==> flow/design.v <==
`timescale 1ns / 1ps
module BaseDebouncer(reset, clock, noisy, clean);
   parameter DELAY = 270000;    
   input reset, clock, noisy;
   output clean;
   reg [18:0] count;
   reg new, clean;
   always @(posedge clock)
     if (reset)
       begin
	  count <= 0;
	  new <= noisy;
	  clean <= noisy;
       end
     else if (noisy != new)
       begin
	  new <= noisy;
	  count <= 0;
       end
     else if (count == DELAY)
       clean <= new;
     else
       count <= count+1;
endmodule
`timescale 1ns / 1ps
module Debouncer(clk, global_reset, traffic_sensor, walk_request, reprogram, global_reset_debounce, traffic_sensor_debounce, walk_request_debounce, reprogram_debounce);
	input clk, global_reset, traffic_sensor, walk_request, reprogram;
	output global_reset_debounce, traffic_sensor_debounce, walk_request_debounce, reprogram_debounce;
	BaseDebouncer reset_debouncer(.reset(0), .clock(clk), .noisy(global_reset), .clean(global_reset_debounce));
	BaseDebouncer traffic_sensor_debouncer(.reset(0), .clock(clk), .noisy(traffic_sensor), .clean(traffic_sensor_debounce));
	BaseDebouncer reset_walk_request_debouncer(.reset(0), .clock(clk), .noisy(walk_request), .clean(walk_request_debounce));
	BaseDebouncer reprogram_debouncer(.reset(0), .clock(clk), .noisy(reprogram), .clean(reprogram_debounce));
endmodule
From RTL to reports: Debouncer --
The steps from the RTL of Debouncer to its reports follow in flow order. Lines are those of the file above, counted from 1. Operators: Yosys type, input widths -> output width; for muxes data width and select width s. A cell with - has no value.
Design: top Debouncer, clock port clk, library sky130hd, timing corner tt_025C_1v80

After elaboration --
Source: Yosys, flattened and elaborated, memories not mapped. Widths are those after wreduce. Registers that Yosys merges into a memory's read port (data or address) are not register bits. Print and check cells do not count. Equal cells are merged and count once.
Cells by class: add/sub/neg operators 4, equal/unequal tests 8, bitwise operators 4, reductions and logical operators 4
Operator list (number):
- $add 19x1->19 const B | 4
- $eq 19x19->1 const B | 4
- $reduce_and 2->1 | 4
- $ne 1x1->1 | 4
- $not 1->1 | 4
Storage and ports: register bits after elaboration 84, input port bits 5, output and inout bits 4, elaborated cells 32

Depth --
Longest topological path by Yosys (ltp), each cell counted once; first at word level (registers and memories cut), then after technology mapping (sequential cells cut; the memories' decode and read muxes count).
Logic depth: depth in word-level cells 3, ABC_AREA 1, gate-level depth with buffers 9, depth with buffers taken out 9

Mapped cells and area --
Source: synth_stat.txt of the flow (Yosys; design flattened, memories mapped). It holds for the ABC_AREA given above (unset counts as 0); a run with the other value may have another netlist. Totals and module areas in this step are rounded.
Synthesis totals: standard cells after synthesis 653, synthesis area 4400 um2, sequential area 1800 um2, flip-flops 84, buffer cells 4
Cells by type:
- sky130_fd_sc_hd__dfxtp_1 | number 76, total area 1.52E+03 um2
- sky130_fd_sc_hd__nand2_1 | number 152, total area 570.547 um2
- sky130_fd_sc_hd__nor2_1 | number 98, total area 367.853 um2
- sky130_fd_sc_hd__inv_1 | number 82, total area 307.795 um2
- sky130_fd_sc_hd__a21oi_1 | number 53, total area 265.254 um2
- sky130_fd_sc_hd__nand3_1 | number 49, total area 245.235 um2
- sky130_fd_sc_hd__edfxtp_1 | number 8, total area 240.23 um2
- sky130_fd_sc_hd__o21ai_0 | number 42, total area 210.202 um2
- sky130_fd_sc_hd__ha_1 | number 8, total area 100.096 um2
- sky130_fd_sc_hd__nand3_2 | number 7, total area 70.067 um2
- sky130_fd_sc_hd__nand4_1 | number 11, total area 68.816 um2
- sky130_fd_sc_hd__nor2_2 | number 11, total area 68.816 um2
- sky130_fd_sc_hd__nand2_2 | number 8, total area 50.048 um2
- sky130_fd_sc_hd__nor2_4 | number 4, total area 45.043 um2
- sky130_fd_sc_hd__nor3_1 | number 9, total area 45.043 um2
- sky130_fd_sc_hd__nor3_2 | number 4, total area 40.038 um2
- sky130_fd_sc_hd__xor2_1 | number 3, total area 26.275 um2
- sky130_fd_sc_hd__inv_2 | number 6, total area 22.522 um2
Not listed: further types 14, cells in them 22.

Path before layout --
OpenSTA on the mapped netlist: ideal clock, no wires. The path of least setup slack (recovery checks aside). Input and output delay are each 20% of the period. Register names are those of the netlist, which keeps one name where synthesis merged equal registers.
Timing post-synthesis: kind register -> register, start reg traffic_sensor_debouncer.new, end reg traffic_sensor_debouncer.clean, clock period 2280 ps, setup time 326 ps, time at the first pin 0 ps, arrival 1086 ps, required time 1954 ps, path slack 868 ps, delay of the path 1412 ps, driving pins on the path 4, buffers on the path 0, synthesis period reached 1412 ps
"delay of the path" is the arrival time less input delay plus setup time. "driving pins on the path" counts driving pins, that of a launching flip-flop among them; a cell with two outputs on the path counts twice. "synthesis period reached" = period - worst setup slack (recovery checks aside). The figure is calculated, with input and output delays left at 20% of the set period. The rows between start and end are the longest chain of elaborated cells between them; the timing report does not say that the signal goes this way. Where chains are equally long, one stands for them. A line is the first line of the expression or statement that the cell stems from. Yosys adds cells for indexed reads and writes and turns some case tables into memories.
On the way, post-synthesis: cells stage by stage sky130_fd_sc_hd__edfxtp_1 -> sky130_fd_sc_hd__xnor2_2 -> sky130_fd_sc_hd__inv_1 -> sky130_fd_sc_hd__nor4_1, cells in the longest elaborated chain 3, elaborated cells between the ends (all ways) 3, RTL lines with such cells 1, classes of those cells 1 x eq/ne; 1 x logic; 1 x reduce/logical
RTL lines, path post-synthesis:
- start: declaration | RTL line 7 | reg new, clean;
- start: assignment | RTL line 12 | new <= noisy;
- start: assignment | RTL line 17 | new <= noisy;
- $ne 1x1->1 | RTL line 15 | else if (noisy != new)
- $not 1->1
- $reduce_and 2->1
- end: assignment | RTL line 13 | clean <= noisy;
- end: assignment | RTL line 21 | clean <= new;
- end: declaration | RTL line 5 | output clean;

Worst path after layout --
Path of least setup slack in the final report of entry A (OpenROAD, finished layout, wires in). Where an end is a register, its clock arrival counts in the times. The report prints the path's times to 10 ps; the period is as set.
Timing post-layout: kind register -> register, start reg reset_walk_request_debouncer.count[16], end reg reset_walk_request_debouncer.count[1], clock period 1420 ps, setup time 90 ps, time at the first pin 400 ps, arrival 1870 ps, required time 1720 ps, path slack -140 ps, driving pins on the path 9, buffers on the path 1
The rows between start and end are the longest chain of elaborated cells between them; the timing report does not say that the signal goes this way. Where chains are equally long, one stands for them. At most two assigning lines are given for a register; there are more.
On the way, post-layout: cells stage by stage sky130_fd_sc_hd__dfxtp_1 -> sky130_fd_sc_hd__inv_1 -> sky130_fd_sc_hd__nand2_1 -> sky130_fd_sc_hd__nor2_4 -> sky130_fd_sc_hd__nand2_1 -> sky130_fd_sc_hd__nor2_1 -> sky130_fd_sc_hd__nand3_1 -> sky130_fd_sc_hd__buf_4 -> sky130_fd_sc_hd__o21ai_1, cells in the longest elaborated chain 1, elaborated cells between the ends (all ways) 1, RTL lines with such cells 1, classes of those cells 1 x eq/ne
RTL lines, path post-layout:
- start: declaration | RTL line 6 | reg [18:0] count;
- start: assignment | RTL line 11 | count <= 0;
- start: assignment | RTL line 23 | count <= count+1;
- $eq 19x19->1 | RTL line 20 | else if (count == DELAY)
- end: assignment | RTL line 18 | count <= 0;
- end: assignment | RTL line 23
- end: declaration | RTL line 6

# Flow runs of Debouncer

Settings and measured results of 2 stored flow runs for module Debouncer (sky130hd), not sorted in any way. The constraints put input and output delay at 20% of the set period each and load the outputs with 0.01 pF.
By "clock period achieved" is meant the clock period of the run minus its worst setup slack. This is arithmetic on one report: input and output delays are still those of the set period (20% each).
"worst setup path time": the worst setup path's part of the clock period (all of it between registers, 20% less for each end at a port) less its slack. A launch clock that arrives late makes it longer, a capture clock that arrives late makes it shorter.
By "power consumption" is meant OpenSTA's value without simulated activity: inputs other than the clock are taken to toggle once in ten clock periods, and the tool carries that through the logic.
"worst setup path time" is given in steps of 10 ps.
Measured values are rounded.

* Entry A | settings: period_ns 1.42; CORE_UTILIZATION 50; PLACE_DENSITY_LB_ADDON 0.19; CORE_MARGIN 4; CELL_PAD_IN_SITES_DETAIL_PLACEMENT 1; TNS_END_PERCENT 80; ABC_AREA 1; GPL_ROUTABILITY_DRIVEN 1; SLEW_MARGIN 5; MAX_ROUTING_LAYER met4; CAP_MARGIN 20 | results: std-cell area (final layout) 5700 um2; area of the synthesized netlist 4400 um2; power consumption 6200 µW; overall die area 10000 um2; total negative slack -1300 ps; worst setup path time 1560 ps; critical path type register -> register; lowest hold slack 470 ps; post-route utilization 65 %; setup slack of the worst path -140 ps; clock period achieved 1563 ps
* Entry B | settings: period_ns 2.25; SETUP_SLACK_MARGIN 0.07; CAP_MARGIN 20; CORE_MARGIN 2; CORE_UTILIZATION 40; SLEW_MARGIN 20 | results: overall die area 11000 um2; std-cell area (final layout) 4500 um2; area of the synthesized netlist 4100 um2; power consumption 3000 µW; clock period achieved 2016 ps; total negative slack 0 ps; setup slack of the worst path 230 ps; worst setup path time 2020 ps; critical path type register -> register; lowest hold slack 480 ps; post-route utilization 46 %
