==> flow/design.v <==
`timescale 1ns / 1ps
module BaseSynchronizer( clk,in,
	out);
	parameter NSYNC = 2;   
	input clk;
	input in;
	output out;
	reg [NSYNC-2:0] sync;
	reg out;
	always @ (posedge clk)
	begin
		{out,sync} <= {sync[NSYNC-2:0],in};
	end
endmodule
`timescale 1ns / 1ps
module Divider(clk, global_reset,
    enable_1Hz);
	input clk, global_reset;
	output enable_1Hz;
	reg[24:0] counter = 0;
	reg enable_1Hz = 0;
	parameter ONE_SECOND_COUNT = 25'd3;  
	always @ (posedge clk)
	begin
		enable_1Hz = 0;
		if(global_reset || counter == ONE_SECOND_COUNT)
				counter <= 0;
		else
				counter <= counter+1;
		if (counter == ONE_SECOND_COUNT)
				enable_1Hz = 1;
	end
endmodule
`timescale 1ns / 1ps
module Synchronizer(clk, global_reset, traffic_sensor, walk_request, reprogram, global_reset_sync, traffic_sensor_sync, walk_request_sync, reprogram_sync);
	input clk, global_reset, traffic_sensor, walk_request, reprogram;
	output global_reset_sync, traffic_sensor_sync, walk_request_sync, reprogram_sync;
	BaseSynchronizer reset_synchronizer(.clk(clk), .in(global_reset), .out(global_reset_sync));
	BaseSynchronizer traffic_sensor_synchronizer(.clk(clk), .in(traffic_sensor), .out(traffic_sensor_sync));
	BaseSynchronizer walk_request_synchronizer(.clk(clk), .in(walk_request), .out(walk_request_sync));
	BaseSynchronizer reprogram_synchronizer(.clk(clk), .in(reprogram), .out(reprogram_sync));
endmodule
`timescale 1ns / 1ps
module TimeParameters( clk, global_reset, time_param_selector, input_time_value, reprogram, fsm_requested_interval, 
	output_time_value);
	input clk, reprogram, global_reset;
	input[1:0] time_param_selector, fsm_requested_interval;
	input[3:0] input_time_value; 
	output[3:0] output_time_value;
	parameter BASE_INTERVAL_SELECTOR = 2'b00;
	parameter EXTENDED_INTERVAL_SELECTOR = 2'b01;
	parameter YELLOW_INTERVAL_SELECTOR = 2'b10;
	parameter DEFAULT_BASE_INTERVAL = 4'b0110;
	parameter DEFAULT_EXTENDED_INTERVAL = 4'b0011;
	parameter DEFAULT_YELLOW_INTERVAL = 4'b0010;
	parameter MAX_TIME_VALUE = 4'b1111;
	reg[3:0] base_time_interval = DEFAULT_BASE_INTERVAL;
	reg[3:0] extended_time_interval = DEFAULT_EXTENDED_INTERVAL;
	reg[3:0] yellow_time_interval = DEFAULT_YELLOW_INTERVAL;
	reg[3:0] output_time_value;
	always @ (posedge clk)
	begin
		if (global_reset)
		begin
			base_time_interval = DEFAULT_BASE_INTERVAL;
			extended_time_interval = DEFAULT_EXTENDED_INTERVAL;
			yellow_time_interval = DEFAULT_YELLOW_INTERVAL;
		end
		else if (reprogram)
		begin
			case(time_param_selector)
				BASE_INTERVAL_SELECTOR : base_time_interval = (input_time_value == 4'b0000) ? DEFAULT_BASE_INTERVAL : input_time_value;
				EXTENDED_INTERVAL_SELECTOR : extended_time_interval = (input_time_value == 4'b0000) ? DEFAULT_EXTENDED_INTERVAL : input_time_value;
				YELLOW_INTERVAL_SELECTOR : yellow_time_interval = (input_time_value == 4'b0000) ? DEFAULT_EXTENDED_INTERVAL : input_time_value;
				default:  
				begin
				base_time_interval = MAX_TIME_VALUE;
				extended_time_interval = MAX_TIME_VALUE;
				yellow_time_interval = MAX_TIME_VALUE;
				end
			endcase
		end
		else
		begin
		case(fsm_requested_interval)
			BASE_INTERVAL_SELECTOR : output_time_value = base_time_interval;
			EXTENDED_INTERVAL_SELECTOR : output_time_value = extended_time_interval;
			YELLOW_INTERVAL_SELECTOR : output_time_value = yellow_time_interval;
			default:
			begin
			output_time_value = MAX_TIME_VALUE;
			end
		endcase
		end
	end
endmodule
`timescale 1ns / 1ps
module Timer(clk, start_timer, time_param_output_value, enable_1Hz, reset_global,
    expired);
	 input clk, start_timer, enable_1Hz, reset_global;
	 input[3:0] time_param_output_value;
    output expired;
	 reg expired = 0;
	 reg[3:0] time_value = 4'b0000;
	 always @ (posedge clk)
	 begin
		expired <= 0;
		if(reset_global)
		begin
		time_value <= 0;
		expired <= 0;
		end
		else if(start_timer)
		begin
			time_value <= time_param_output_value;
			expired <= 0;
		end
		else if(enable_1Hz)
		begin
			time_value <= time_value - 1;
			if(time_value == 4'b0001)
			begin
				expired <= 1;
			end
		end
	 end
endmodule
`timescale 1ns / 1ps
module TrafficController(reset, clk, sensor, walk_request, reprogram, time_param_selector, time_value, 
	Rm, Ym, Gm, Rs, Ys, Gs, W);
	input reset, clk, sensor, walk_request, reprogram;
	input[1:0] time_param_selector; 
	input[3:0] time_value;
	output Rm, Ym, Gm, Rs, Ys, Gs, W;
	wire   reset_sync, sensor_sync, WR_sync,
			prog_sync, WR, WR_reset, enable_1Hz, start_timer, expired;
	wire[1:0] interval;
	wire[3:0] time_value_out;
	Synchronizer synchronizer(.clk(clk), .global_reset(reset), 
										.traffic_sensor(sensor), 
										.walk_request(walk_request), 
										.reprogram(reprogram), .global_reset_sync(reset_sync), 
										.traffic_sensor_sync(sensor_sync), .walk_request_sync(WR_sync), 
										.reprogram_sync(prog_sync));
	WalkRegister walkRegister(.clk(clk), .walk_request(WR_sync), 
										.walk_request_reset(WR_reset), 
										.global_reset(reset_sync), .wr_to_fsm(WR));
	TimeParameters timeParameters(.clk(clk), .global_reset(reset_sync), 
										.time_param_selector(time_param_selector), 
										.input_time_value(time_value), .reprogram(prog_sync), 
										.fsm_requested_interval(interval), .output_time_value(time_value_out));
	Timer timer(.clk(clk), .start_timer(start_timer), .time_param_output_value(time_value_out),
					.enable_1Hz(enable_1Hz), .reset_global(reset_sync), .expired(expired));
	Divider divider(.clk(clk), .global_reset(reset_sync), .enable_1Hz(enable_1Hz));
	TrafficControllerFSM trafficControllerFSM (.clk(clk), .traffic_sensor(sensor_sync),
															.wr_to_fsm(WR), .reset(reset_sync), 
															.reprogram(prog_sync), .expired(expired),
															.wr_reset(WR_reset), .requesting_interval(interval), 
															.start_timer(start_timer), .Gm(Gm), .Ym(Ym), 
															.Rm(Rm), .W(W), .Gs(Gs), .Ys(Ys), .Rs(Rs));
endmodule
`timescale 1ns / 1ps
module TrafficControllerFSM(clk, traffic_sensor, wr_to_fsm, reset, reprogram, expired,
	wr_reset, requesting_interval, start_timer, Gm, Ym, Rm, W, Gs, Ys, Rs);
	input clk, traffic_sensor, wr_to_fsm, reset, reprogram, expired;
	output wr_reset, start_timer;
	output [1:0] requesting_interval;
	output Gm, Ym, Rm, W, Gs, Ys, Rs;
	reg start_timer = 0;
	reg start_timer_triggered = 0;
	reg[1:0] requesting_interval;
	reg wr_reset = 0;
	reg[2:0] state;
	reg Gm = 0;
	reg Ym = 0;
	reg Rm = 0;
	reg W = 0;
	reg Gs = 0;
	reg Ys = 0;
	reg Rs = 0;
	parameter T_BASE = 2'b00;
	parameter T_EXT = 2'b01;
	parameter T_YEL = 2'b10;
	parameter MAIN_GREEN_FOR_FIRST_T_BASE = 3'b000;
	parameter MAIN_GREEN_FOR_T_EXT = 3'b001;
	parameter MAIN_GREEN_FOR_SECOND_T_BASE = 3'b010;
	parameter MAIN_YELLOW = 3'b011;
	parameter WALK_ON = 3'b100;
	parameter SIDE_GREEN_FOR_T_BASE = 3'b101;
	parameter SIDE_GREEN_FOR_T_EXT = 3'b110;
	parameter SIDE_YELLOW = 3'b111;
	parameter ON = 1'b1;
	parameter OFF = 1'b0;
	always @ (posedge clk)
	begin
		wr_reset = 0;
		start_timer = 0;
		if(start_timer_triggered)
		begin
			start_timer = 1;
			start_timer_triggered =0;
		end
		if(reset || reprogram)
		begin
			start_timer_triggered = 1;
			requesting_interval <= T_BASE;
			state <= MAIN_GREEN_FOR_FIRST_T_BASE;
		end
		else if (~expired)
		begin
			case (state)
				MAIN_GREEN_FOR_FIRST_T_BASE, MAIN_GREEN_FOR_T_EXT, MAIN_GREEN_FOR_SECOND_T_BASE:
					{Gm, Ym, Rm, Gs, Ys, Rs, W} <= {ON, OFF, OFF, OFF, OFF, ON, OFF};
				MAIN_YELLOW:
					{Gm, Ym, Rm, Gs, Ys, Rs, W} <= {OFF, ON, OFF, OFF, OFF, ON, OFF};
				SIDE_GREEN_FOR_T_BASE, SIDE_GREEN_FOR_T_EXT:
					{Gm, Ym, Rm, Gs, Ys, Rs, W} <= {OFF, OFF, ON, ON, OFF, OFF, OFF};
				SIDE_YELLOW:
					{Gm, Ym, Rm, Gs, Ys, Rs, W} <= {OFF, OFF, ON, OFF, ON, OFF, OFF};
				WALK_ON:
					{Gm, Ym, Rm, Gs, Ys, Rs, W} <= {OFF, OFF, ON, OFF, OFF, ON, ON};
			endcase
		end
		else if (expired)
		begin
			start_timer_triggered = 1;
			case (state)
				MAIN_GREEN_FOR_FIRST_T_BASE:
					if(traffic_sensor)
					begin
						{requesting_interval, state} <= {T_EXT, MAIN_GREEN_FOR_T_EXT};
					end
					else
					begin
						{requesting_interval, state} <= {T_BASE, MAIN_GREEN_FOR_SECOND_T_BASE};
					end
				MAIN_GREEN_FOR_SECOND_T_BASE:
					{requesting_interval, state} <= {T_YEL, MAIN_YELLOW};
				MAIN_GREEN_FOR_T_EXT:
					{requesting_interval, state} <= {T_YEL, MAIN_YELLOW};
				MAIN_YELLOW:
					if(wr_to_fsm)
					begin
						{requesting_interval, state} <= {T_EXT, WALK_ON};
					end
					else
					begin
						{requesting_interval, state} <= {T_BASE, SIDE_GREEN_FOR_T_BASE};
					end
				SIDE_GREEN_FOR_T_BASE:
					if(traffic_sensor)
					begin
						{requesting_interval, state} <= {T_EXT, SIDE_GREEN_FOR_T_EXT};
					end
					else
					begin
						{requesting_interval, state} <= {T_YEL, SIDE_YELLOW};
					end
				SIDE_GREEN_FOR_T_EXT:
					begin
					{requesting_interval, state} <= {T_YEL, SIDE_YELLOW};
					end
				SIDE_YELLOW:
					begin
					{requesting_interval, state} <= {T_BASE, MAIN_GREEN_FOR_FIRST_T_BASE};
					end
				WALK_ON:
					begin
					wr_reset = 1; 
					requesting_interval <= T_BASE;  
					state <= SIDE_GREEN_FOR_T_BASE;
					end
				default:
					state <=10;
			endcase
		end
	end
endmodule
`timescale 1ns / 1ps
module WalkRegister( clk, walk_request, walk_request_reset, global_reset, 
	wr_to_fsm);
	input  clk, walk_request, walk_request_reset, global_reset;
	output wr_to_fsm;
	reg wr_to_fsm = 0;
	always @ (posedge clk)
	begin
		wr_to_fsm <= (global_reset || walk_request_reset) ? 0 : wr_to_fsm ? wr_to_fsm : walk_request ;
	end
endmodule
# ---- Tool chain data of TrafficController
# The steps from the RTL of TrafficController to its reports follow in flow order.
# Lines are those of the file above, counted from 1.
# Not given: -
dict set report inputs {
  top {TrafficController}
  clock_port {clk}
  cell_library {sky130hd}
  lib_corner {tt_025C_1v80}
}

# ---- Elaborated design
# Source: Yosys, flattened and elaborated, memories not mapped. Widths are those after wreduce. Registers that Yosys merges into a memory's read port (data or address) are not register bits. Print and check cells do not count.
# Yosys's memory passes give these memory sizes; they may raise the number of words (mostly to a power of two), join words into wider ones and drop unused or constant bits.
dict set report word_totals {
  regBits 64
  romBits 56
  clocked_rd_ports_x_width 7
  mem_count 1
  in_bits 11
  out_inout_bits 7
}
dict set report classes {
  addsub 2
  equal 13
  muxes 22
  logic 8
  reduce_logical 22
}
# memory words word_bits read_ports wr line_no
set mem_list {}
lappend mem_list {{(no name shown)} 8 7 1 0 211} ;# case (state)
# operator count
set op_table {}
lappend op_table {{adder 25 x 1 -> 25 bit with constant B} 1}
lappend op_table {{== test 25 x 2 -> 1 bit with constant B} 1}
lappend op_table {{parallel mux 4 bit (select 2 bit)} 3}
lappend op_table {{parallel mux 3 bit (select 7 bit)} 1}
lappend op_table {{2-to-1 mux 4 bit} 4}
lappend op_table {{OR reduction 2 bit} 6}
lappend op_table {{== test 3 bit with constant B} 4}
lappend op_table {{parallel mux 4 bit (select 3 bit)} 1}
lappend op_table {{AND reduction 2 bit} 5}
lappend op_table {{parallel mux 2 bit (select 5 bit)} 1}
lappend op_table {{2-to-1 mux 1 bit} 9}
lappend op_table {{inverter 1 bit} 8}
lappend op_table {{OR reduction 7 bit} 1}
lappend op_table {{== test 3 x 2 -> 1 bit with constant B} 2}
lappend op_table {{OR reduction 3 bit} 2}
lappend op_table {{== test 2 x 1 -> 1 bit with constant B} 2}
lappend op_table {{== test 2 bit with constant B} 2}
lappend op_table {{zero test 2 bit} 2}
lappend op_table {{subtractor 4 x 1 -> 4 bit with constant B} 1}
lappend op_table {{== test 4 x 1 -> 1 bit with constant B} 1}
lappend op_table {{zero test 4 bit} 1}
lappend op_table {{2-to-1 mux 2 bit} 2}
lappend op_table {{logical OR 1 bit} 3}
lappend op_table {{== test 3 x 1 -> 1 bit with constant B} 1}
lappend op_table {{zero test 3 bit} 1}
lappend op_table {{nonzero test 2 bit} 1}
lappend op_table {{parallel mux 1 bit (select 2 bit)} 1}

# ---- Logic depth
# Depth = most cells in a row (Yosys ltp): at word level without a register or memory, in the mapped netlist without a sequential cell, where the memories' decode and read muxes count.
dict set report depth {
  ltp_word 4
  ABC_AREA 0
  depth_mapped 7
}

# ---- Synthesis result
# Source: synth_stat.txt of the flow (Yosys; design flattened, memories mapped). It holds for the ABC_AREA given above (unset counts as 0); a run with the other value may have another netlist.
# Totals and module areas in this step are rounded.
dict set report mapped {
  mapped_cells 306
  area_um2 3000
  ff_cells 72
}
# type count area_total_um2
set by_type {}
lappend by_type {sky130_fd_sc_hd__dfxtp_1 61 1.22E+03}
lappend by_type {sky130_fd_sc_hd__edfxtp_1 11 330.317}
lappend by_type {sky130_fd_sc_hd__nor2_1 34 127.622}
lappend by_type {sky130_fd_sc_hd__ha_1 10 125.12}
lappend by_type {sky130_fd_sc_hd__a21oi_1 17 85.082}
lappend by_type {sky130_fd_sc_hd__nand2_1 22 82.579}
lappend by_type {sky130_fd_sc_hd__xor2_1 9 78.826}
lappend by_type {sky130_fd_sc_hd__o21ai_0 13 65.062}
lappend by_type {sky130_fd_sc_hd__or3_1 10 62.56}
lappend by_type {sky130_fd_sc_hd__inv_1 16 60.058}
lappend by_type {sky130_fd_sc_hd__a311oi_1 6 52.55}
lappend by_type {sky130_fd_sc_hd__nand3_1 10 50.048}
lappend by_type {sky130_fd_sc_hd__xnor2_1 5 43.792}
lappend by_type {sky130_fd_sc_hd__a222oi_1 4 40.038}
lappend by_type {sky130_fd_sc_hd__nand2b_1 6 37.536}
lappend by_type {sky130_fd_sc_hd__nor4_1 6 37.536}
lappend by_type {sky130_fd_sc_hd__nor3_1 7 35.034}
lappend by_type {sky130_fd_sc_hd__and4_4 3 33.782}
# Not listed: further types 30, cells in them 56.
# By module: a second synthesis without flattening, with its own total; a netlist apart from the flattened one above.
dict set report unflattened {
  cells_unflattened 305
  hier_area_um2 3100
}
# Rows give one instance, submodules left out.
# mod n_inst n_cells area_um2 mod_seq_area_um2
set modules {}
lappend modules {Divider 1 138 1200 520}
lappend modules {TimeParameters 1 69 750 360}
lappend modules {TrafficControllerFSM 1 58 640 370}
lappend modules {Timer 1 29 280 100}
lappend modules {BaseSynchronizer 4 2 40 40}
lappend modules {WalkRegister 1 3 34 20}
lappend modules {Synchronizer 1 0 0.0 0.0}
lappend modules {TrafficController 1 0 0.0 0.0}

# ---- Path before layout
# Path of least setup slack by OpenSTA after synthesis, without wires, with an ideal clock, recovery checks aside; 20% of the period is set as input and as output delay. Where synthesis merged equal registers, the netlist keeps one of their names.
dict set report synth_timing {
  kind {input to register}
  startpoint {input port time_param_selector[0]}
  endpoint {register timeParameters.yellow_time_interval[0]}
  clock_period_ns 1.89
  in_delay_ns 0.378
  launch_ns 0.378
  arrival_ns 1.556
  required_time_ns 1.762
  setup_slack_ns 0.207
  path_delay_ns 1.306
  driving_pins 6
  n_path_buf 0
  synth_period_reached_ns 1.683
}
# "path_delay_ns" = arrival - input delay + setup time.
# "driving_pins": output pins that drive a net of the path, with the launching flip-flop's if there is one; two outputs of one cell count as two.
# "synth_period_reached_ns" is the clock period less the worst setup slack; recovery checks do not enter. This is arithmetic on one report: input and output delays are still those of the set period (20% each).
# Between the ends stands the longest chain of elaborated cells between them, by number of cells; it is not shown to be the way that was timed. Of several equally long chains one is given.
# A line is the first line of the expression or statement that the cell stems from. Yosys adds cells for indexed reads and writes and turns some case tables into memories.
# At most two assigning lines are given for a register; there are more.
dict set report synth_between {
  cell_sequence {sky130_fd_sc_hd__inv_1 -> sky130_fd_sc_hd__ha_1 -> sky130_fd_sc_hd__nor3b_1 -> sky130_fd_sc_hd__nand2_1 -> sky130_fd_sc_hd__o32ai_1 -> sky130_fd_sc_hd__nor2_1}
  elab_chain_len 4
}
# element line_no
set synth_lines {}
lappend synth_lines {{start, declared} 132} ;# input[1:0] time_param_selector;
lappend synth_lines {{zero test 2 bit} 71} ;# case(time_param_selector)
lappend synth_lines {{OR reduction 2 bit} -}
lappend synth_lines {{inverter 1 bit} -}
lappend synth_lines {{AND reduction 2 bit} -}
lappend synth_lines {{end, assigned} 67} ;# yellow_time_interval = DEFAULT_YELLOW_INTERVAL;
lappend synth_lines {{end, assigned} 74} ;# YELLOW_INTERVAL_SELECTOR : yellow_time_interval = (input_time_value == 4'b0000) ? DEFAULT_EXTENDED_INTERVAL : ...
lappend synth_lines {{end, declared} 59} ;# reg[3:0] yellow_time_interval = DEFAULT_YELLOW_INTERVAL;

# ---- Path in the finished layout
# From the final timing report of entry A: the path of least setup slack in the routed layout; clock arrival at registers is part of the times.
dict set report layout_timing {
  kind {input to register}
  startpoint {input port time_param_selector[0]}
  endpoint {register timeParameters.yellow_time_interval[3]}
  clock_period_ns 2.11
  in_delay_ns 0.42
  launch_ns 0.42
  arrival_ns 1.83
  required_time_ns 2.34
  setup_slack_ns 0.50
  driving_pins 7
  n_path_buf 2
}
# Between the ends stands the longest chain of elaborated cells between them, by number of cells; it is not shown to be the way that was timed. Of several equally long chains one is given.
# At most two assigning lines are given for a register; there are more.
dict set report layout_between {
  cell_sequence {sky130_fd_sc_hd__clkdlybuf4s50_1 -> sky130_fd_sc_hd__inv_2 -> sky130_fd_sc_hd__ha_4 -> sky130_fd_sc_hd__nor3b_2 -> sky130_fd_sc_hd__buf_4 -> sky130_fd_sc_hd__nor2_1 -> sky130_fd_sc_hd__a311oi_1}
  elab_chain_len 4
}
# element line_no
set layout_lines {}
lappend layout_lines {{start, declared} 132} ;# input[1:0] time_param_selector;
lappend layout_lines {{zero test 2 bit} 71} ;# case(time_param_selector)
lappend layout_lines {{OR reduction 2 bit} -}
lappend layout_lines {{inverter 1 bit} -}
lappend layout_lines {{AND reduction 2 bit} -}
lappend layout_lines {{end, assigned} 67} ;# yellow_time_interval = DEFAULT_YELLOW_INTERVAL;
lappend layout_lines {{end, assigned} 74} ;# YELLOW_INTERVAL_SELECTOR : yellow_time_interval = (input_time_value == 4'b0000) ? DEFAULT_EXTENDED_INTERVAL : ...
lappend layout_lines {{end, declared} 59} ;# reg[3:0] yellow_time_interval = DEFAULT_YELLOW_INTERVAL;

# Measured data: module TrafficController, platform sky130hd, 2 stored runs of the flow under differing settings, order arbitrary. Input and output delays are each 20% of the period that was set; the output load is 0.01 pF.
# "timing.achieved_period_ns": clock period set for the run, less the worst setup slack. It is reckoned from that one timing run; input and output delays stay at 20% of the period that was set.
# "worst_path_time_ns" is the time allowed to the run's worst setup path (the clock period less input and output delay, where it has them) less its slack. Clock arrival times count: a late capture clock shortens it, a late launch clock lengthens it.
# "power.total_uw": no workload was simulated; the value follows from the tool's default switching activity.
# Results are given in rounded form.
run="entry A" settings period_ns=2.11 CORE_UTILIZATION=21 SETUP_SLACK_MARGIN=0.44 PLACE_DENSITY_LB_ADDON=0.2 CORE_ASPECT_RATIO=0.76 GPL_TIMING_DRIVEN=1 CTS_CLUSTER_SIZE=57 CAP_MARGIN=10 MIN_ROUTING_LAYER="met2" CORE_MARGIN=2 SLEW_MARGIN=20
run="entry A" results worst_setup_slack_ns=0.50 synth_chip_area_um2=3000 final_util_frac=0.28 worst_path_time_ns=1.18 worstPathKind="input to register" design_die_area_um2=15000 power.total_uw=3100 final_hold_ws_ns=0.32 timing.achieved_period_ns=1.605 post_route_stdcell_area_um2=3800 tns_setup_ns=0.000
run="entry B" settings period_ns=2.2 CORE_UTILIZATION=43 PLACE_DENSITY=0.68 CORE_ASPECT_RATIO=0.76 CELL_PAD_IN_SITES_GLOBAL_PLACEMENT=0 ABC_AREA=0 MAX_ROUTING_LAYER="met4" CAP_MARGIN=20 CORE_MARGIN=2 SLEW_MARGIN=20
run="entry B" results worst_setup_slack_ns=0.38 synth_chip_area_um2=3000 final_util_frac=0.51 worst_path_time_ns=1.82 worstPathKind="register to register" design_die_area_um2=7600 power.total_uw=2500 final_hold_ws_ns=0.33 timing.achieved_period_ns=1.818 post_route_stdcell_area_um2=3500 tns_setup_ns=0.000
